==> flow/design.v <==
module dividend(
    input Su, Sh, Ld, clk, rst,
    input [1:0] Lc,
    input [15:0] Dbus,
    input [16:0] curr_remainder,
    output [16:0] Remainder,
    output [15:0] Quotient,
    output reg dividend_sign
);
reg [32:0] D;
always @(posedge clk or posedge rst) begin
    if (rst) begin
        D <= 33'h000000000;      
    end
    else if ((Ld == 1) && (Lc == 1)) begin
        if (Dbus[15] == 1) begin
            dividend_sign <= 1;
            D[31:16] <= ~Dbus;
        end else begin
            D[31:16] <= Dbus;
            dividend_sign <= 0; 
        end
    end 
    else if ((Ld == 1) && (Lc == 2)) begin
        if (dividend_sign == 1) begin
            D[15:0] <= (~Dbus) + 1; 
            if (((~Dbus) + 1) == 0) begin
                D[31:16] <= D[31:16] + 1;
            end
        end else begin
            D[15:0] <= Dbus;
        end
    end 
    else if (Sh == 1) begin
        D[32:1] <= D[31:0];
        D[0] <= 0;
    end
    else if (Su == 1) begin
        D[32:16] <= curr_remainder; 
        D[0] <= 1; 
    end
end
assign Remainder = D[32:16];
assign Quotient = D[15:0];
endmodule
From RTL to reports: dividend
Tool output for the design above, in the order of the flow. Line numbers count from 1 in the design file above. Library cell names are shortened. Not given: -

Top: dividend. Clock: clk. Library: sky130hd. Timing corner: tt_025C_1v80.

Elaborated design
Counts by Yosys on the flattened word-level netlist (proc, flatten, opt, wreduce; memories kept). Register bits leave out memories and registers merged into their read ports (data or address). Print and check cells are left out.

The entry for bits in registers reads 34. The figure for input port bits is 40. Output and inout port bits: 34. The entry for word-level cells reads 45.

For add/sub/neg operators the number is 2. Equality and inequality tests: 4. The entry for muxes and demuxes reads 17. The entry for bitwise operators reads 5. For reduce/logical cells the number is 12.

Operator list (count): 16-bit two-way mux (7); 15-bit two-way mux (3); 16-bit inverter with 32-bit output (1); 32-bit by 1-bit adder with 32-bit output with constant B (1); 32-bit logical NOT (1); 16-bit by 1-bit adder with 16-bit output with constant B (1); 16-bit inverter (1); 1-bit two-way mux (7); 2-bit AND reduction (3); 3-bit AND reduction (2); 2-bit nonzero test (2); 4-bit nonzero test (1); 1-bit inverter (3); 3-bit by 2-bit != test with 1-bit output with constant B (1); 3-bit != test with constant B (1); 3-bit nonzero test (1); 1-bit logical AND (2); 2-bit by 1-bit equality test with 1-bit output with constant B (1); 2-bit equality test with constant B (1).

Depth
Depth = most cells in a row (Yosys ltp): at word level without a register or memory, in the mapped netlist without a sequential cell, where the memories' decode and read muxes count.

Depth after elaboration: 7. The entry for ABC_AREA reads 0. The figure for gate-level depth with buffers is 10. The figure for mapped depth without buffers is 9.

Synthesis result
The flow's flattened synthesis, as Yosys stat reports it; memories are mapped. The netlist is that of the ABC_AREA named above (0 if unset); the other value can give another one. The area totals of this step are shown rounded.

For standard cells after synthesis the number is 334. Under synthesis area stands 2900 sq um. Under mapped flip-flops stands 34. For buffer cells the number is 26.

Cell types: dfrtp_1 (count 33, total area 825.792 sq um); mux2i_1 (count 19, total area 190.182 sq um); xnor2_1 (count 15, total area 131.376 sq um); xor2_1 (count 14, total area 122.618 sq um); o21ai_0 (count 21, total area 105.101 sq um); nand2_1 (count 25, total area 93.84 sq um); nor2_1 (count 25, total area 93.84 sq um); a21oi_1 (count 17, total area 85.082 sq um); a22oi_1 (count 10, total area 75.072 sq um); and3_1 (count 12, total area 75.072 sq um); nand3_1 (count 15, total area 75.072 sq um); clkbuf_1 (count 17, total area 63.811 sq um); ha_1 (count 5, total area 62.56 sq um); a211oi_1 (count 8, total area 60.058 sq um); mux2_2 (count 5, total area 56.304 sq um); nand4_1 (count 8, total area 50.048 sq um); o31ai_1 (count 6, total area 45.043 sq um); inv_1 (count 9, total area 33.782 sq um).

Other cell types: 40; their cells: 70.

Worst setup path after synthesis
Source: OpenSTA report_checks on the synthesized netlist (no wires, ideal clock, input and output delay 20% of the period each), path of least setup slack; recovery checks are left aside. Register names are those of the netlist, which keeps one name where synthesis merged equal registers.

Path type: input-to-reg. Start point: input port Dbus[11]. End point: register D[17]. The figure for clock period is 6.06 ns. The figure for setup time is 0.125 ns. Under launch time at the first pin stands 1.212 ns. Arrival: 3.575 ns. The entry for data required time reads 5.935 ns. Under setup slack stands 2.360 ns. For path delay the number is 2.488 ns. The entry for driving pins on the path reads 10. Path buffers: 2. The entry for synthesis period reached reads 3.7 ns.

"path delay" is the arrival time less input delay plus setup time. "driving pins on the path": output pins that drive a net of the path, with the launching flip-flop's if there is one; two outputs of one cell count as two. "synthesis period reached" = period - worst setup slack (recovery checks aside). The figure is calculated, with input and output delays left at 20% of the set period. The rows between start and end are the longest chain of elaborated cells between them; the timing report does not say that the signal goes this way. Where chains are equally long, one stands for them. A line is the first line of the expression or statement that the cell stems from. Yosys adds cells for indexed reads and writes and turns some case tables into memories. A register here has more assigning lines than the two given.

Path through: bufbuf_16 or4_4 nor2_1 ha_1 and4b_2 nand2_1 nor4_4 o21a_4 buf_12 mux2_4. The entry for length of the longest elaborated chain reads 7.

RTL lines, path post-synthesis: from (decl) (line 4) `input [15:0] Dbus,`; 16-bit inverter with 32-bit output (line 27) `if (((~Dbus) + 1) == 0) begin`; 32-bit by 1-bit adder with 32-bit output (line 27); 32-bit logical NOT (line 27); 16-bit two-way mux (line 27); 16-bit two-way mux (line 25) `if (dividend_sign == 1) begin`; 16-bit two-way mux (line 24) `else if ((Ld == 1) && (Lc == 2)) begin`; 16-bit two-way mux (line 15) `else if ((Ld == 1) && (Lc == 1)) begin`; to (assign) (line 18) `D[31:16] <= ~Dbus;`; to (assign) (line 20) `D[31:16] <= Dbus;`; to (decl) (line 10) `reg [32:0] D;`.

Timing after layout
Path of least setup slack in the final report of run B (OpenROAD, finished layout, wires in). Where an end is a register, its clock arrival counts in the times.

Path type: input-to-reg. Start point: input port Dbus[14]. End point: register D[19]. The figure for clock period is 3.23 ns. The figure for setup time is 0.11 ns. Under launch time at the first pin stands 0.65 ns. Arrival: 3.24 ns. The entry for data required time reads 3.39 ns. Under setup slack stands 0.15 ns. The entry for driving pins on the path reads 9. Path buffers: 1.

The rows between start and end are the longest chain of elaborated cells between them; the timing report does not say that the signal goes this way. Where chains are equally long, one stands for them. A register here has more assigning lines than the two given.

Path through: clkdlybuf4s50_1 or4_4 nor2_1 ha_1 and4b_2 nand2_1 nor4_4 o21a_4 mux2_2. The entry for length of the longest elaborated chain reads 7.

RTL lines, path after layout: from (decl) (line 4) `input [15:0] Dbus,`; 16-bit inverter with 32-bit output (line 27) `if (((~Dbus) + 1) == 0) begin`; 32-bit by 1-bit adder with 32-bit output (line 27); 32-bit logical NOT (line 27); 16-bit two-way mux (line 27); 16-bit two-way mux (line 25) `if (dividend_sign == 1) begin`; 16-bit two-way mux (line 24) `else if ((Ld == 1) && (Lc == 2)) begin`; 16-bit two-way mux (line 15) `else if ((Ld == 1) && (Lc == 1)) begin`; to (assign) (line 18) `D[31:16] <= ~Dbus;`; to (assign) (line 20) `D[31:16] <= Dbus;`; to (decl) (line 10) `reg [32:0] D;`.

Add stored flow runs of dividend

Record of 2 stored runs of the RTL-to-layout flow on dividend, platform sky130hd. The runs are unordered. Constraints: input delay and output delay 20% of the set period each, output load 0.01 pF. "achieved period" means the clock period less the worst setup slack. The figure is calculated, with input and output delays left at 20% of the set period. By "total power of the final layout" is meant OpenSTA's value without simulated activity: inputs other than the clock are taken to toggle once in ten clock periods, and the tool carries that through the logic. Measured values are rounded.

Run A has these settings: period_ns 2.69; CORE_UTILIZATION 69; SETUP_SLACK_MARGIN -0.08; PLACE_DENSITY_LB_ADDON 0.12; CORE_ASPECT_RATIO 0.82; CORE_MARGIN 5; CELL_PAD_IN_SITES_DETAIL_PLACEMENT 0; ABC_AREA 0; GPL_TIMING_DRIVEN 1; GPL_ROUTABILITY_DRIVEN 0; CTS_CLUSTER_DIAMETER 48; MIN_ROUTING_LAYER met1; MAX_ROUTING_LAYER met5; CAP_MARGIN 20; SLEW_MARGIN 20. Outcome: stopped before the end: placement reported DPL-0033.

Run B has these settings: period_ns 3.23; CORE_UTILIZATION 20; CAP_MARGIN 20; CORE_MARGIN 2; SLEW_MARGIN 20. For the lowest setup slack the run shows 0.147 ns. The total power of the final layout reads 2.07 mW. For the area of the die the run shows 15500 sq um. The worst hold slack in the final report comes to 0.568 ns. The achieved period reads 3.083 ns. The synthesized cell area comes to 2900 sq um. The standard-cell area of the final layout stands at 4190 sq um.
